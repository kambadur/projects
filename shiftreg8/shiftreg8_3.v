==> flow/design.v <==
module my_dff8(
    input clk,
    input [7:0] d,
    output reg [7:0] q
);
always @(posedge clk) begin
    q <= d;
end
endmodule
module shiftreg8_3 (
    input clk,
    input [7:0] d,
    input [1:0] sel,
    output reg [7:0] q
);
wire [7:0] q1, q2, q3;
my_dff8 my_dff8_1(
    .clk(clk),
    .d(d),
    .q(q1)
);
my_dff8 my_dff8_2(
    .clk(clk),
    .d(q1),
    .q(q2)
);
my_dff8 my_dff8_3(
    .clk(clk),
    .d(q2),
    .q(q3)
);
always @(*) begin
    case (sel)
    2'b00    : q = d;
    2'b01    : q = q1;
    2'b10    : q = q2;
    2'b11    : q = q3;
        default: q=8'b0; 
    endcase
end
endmodule
Reports on shiftreg8_3
Tool output for the design above, in the order of the flow.
Lines are those of the file above, counted from 1.
Cell names lack the library's common part.
The mark -- stands for no value.
Inputs
  top module: shiftreg8_3
  clock input: clk
  library: sky130hd
  timing corner: tt_025C_1v80

Word-level counts
Counts by Yosys on the flattened word-level netlist (proc, flatten, opt, wreduce; memories kept). Register bits leave out memories and registers merged into their read ports (data or address); mux counts leave out enables and synchronous resets folded into registers. Print and check cells are left out. Cells with the same type and inputs are merged into one.
Storage and ports
  flip-flop bits (word level): 24
  input port bits: 11
  cells after elaboration: 8
Operators by class
  eq/ne operators: 3
  muxes and demuxes: 1
  reductions and logical operators: 1
Operators by type and width (number)
  8-bit case mux with 4-bit select: 1
  2-bit == test (second input constant): 2
  2-bit by 1-bit == test with 1-bit output (second input constant): 1
  2-bit zero test: 1

Depth
Yosys ltp: most cells in a row. Word level: on the elaborated netlist, between registers, memories and ports. Mapped: between sequential cells and ports; inverters and the memories' decode and read muxes count.
Logic depth
  depth after elaboration: 2
  ABC_AREA: 0
  gate-level depth with buffers: 2
  depth with buffers taken out: 1

Synthesis result
Source: synth_stat.txt of the flow (Yosys; design flattened, memories mapped). It holds for the ABC_AREA given above (unset counts as 0); a run with the other value may have another netlist.
Totals and module areas in this step are rounded.
Synthesis totals
  standard cells after synthesis: 34
  synthesis area: 0.000683 mm^2
  sequential part of the area: 0.00048 mm^2
  flip-flops: 24
  buffers: 2
Cell types
  dfxtp_1: number 24, area in all 480.461 um^2
  mux4_2: number 8, area in all 180.173 um^2
  buf_6: number 2, area in all 22.522 um^2
By module: a second synthesis without flattening, with its own total; a netlist apart from the flattened one above.
Second synthesis, totals
  cells (unflattened synthesis): 34
  area (unflattened synthesis): 0.000677 mm^2
Each row is one instance without its submodules.
By module
  my_dff8: times used 3, cells 8, area 0.00016 mm^2, seq. area 0.00016 mm^2
  shiftreg8_3: times used 1, cells 10, area 0.000196 mm^2, seq. area 0 mm^2

Timing after synthesis
Path of least setup slack by OpenSTA after synthesis, without wires, with an ideal clock, recovery checks aside; 20% of the period is set as input and as output delay. Where synthesis merged equal registers, the netlist keeps one of their names.
Path after synthesis
  kind: input-to-output
  start point: input port sel[0]
  end point: output port q[0]
  period: 2.19 ns
  output delay: 0.438 ns
  time at the first pin: 0.438 ns
  data arrival time: 1.098 ns
  path slack: 0.654 ns
  path delay: 0.660 ns
  stages: 2
  synthesis period reached: 1.536 ns
"path delay" is the arrival time less input delay plus setup time.
A path that ends at an output port has no setup time.
"stages" counts driving pins, that of a launching flip-flop among them; a cell with two outputs on the path counts twice.
"synthesis period reached" is the clock period less the worst setup slack; recovery checks do not enter. This is arithmetic on one report: input and output delays are still those of the set period (20% each).
The rows between start and end are the longest chain of elaborated cells between them; the timing report does not say that the signal goes this way. Where chains are equally long, one stands for them.
A line is the first line of the expression or statement that the cell stems from. Yosys adds cells for indexed reads and writes and turns some case tables into memories.
On the way, after synthesis
  cells stage by stage: buf_6 > mux4_2
  cells in the longest elaborated chain: 2
  elaborated cells on any way between the ends: 5
  RTL lines with such cells: 1
Ends and longest elaborated chain, after synthesis
  from (decl): line 13  | input [1:0] sel,
  2-bit == test: line 33  | case (sel)
  8-bit case mux with 4-bit select: line 33
  to (decl): line 14  | output reg [7:0] q

Settings of 2 stored flow runs for module shiftreg8_3 (sky130hd), not sorted in any way. The constraints put input and output delay at 20% of the set period each and load the outputs with 0.01 pF.
[entry A] settings: period_ns=0.875, CORE_UTILIZATION=57, SETUP_SLACK_MARGIN=0.13, HOLD_SLACK_MARGIN=0.13, CORE_ASPECT_RATIO=1.06, CELL_PAD_IN_SITES_DETAIL_PLACEMENT=2, GPL_ROUTABILITY_DRIVEN=0, SLEW_MARGIN=20, MIN_ROUTING_LAYER=met2, CAP_MARGIN=20, CORE_MARGIN=2
[entry A] result: did not finish, placement stopped with DPL-0033
[entry B] settings: period_ns=0.922, CORE_UTILIZATION=64, SETUP_SLACK_MARGIN=0.07, PLACE_DENSITY=0.46, TNS_END_PERCENT=45, CTS_CLUSTER_SIZE=79, CAP_MARGIN=20, CORE_MARGIN=2, SLEW_MARGIN=20
[entry B] result: did not finish, placement stopped with DPL-0033
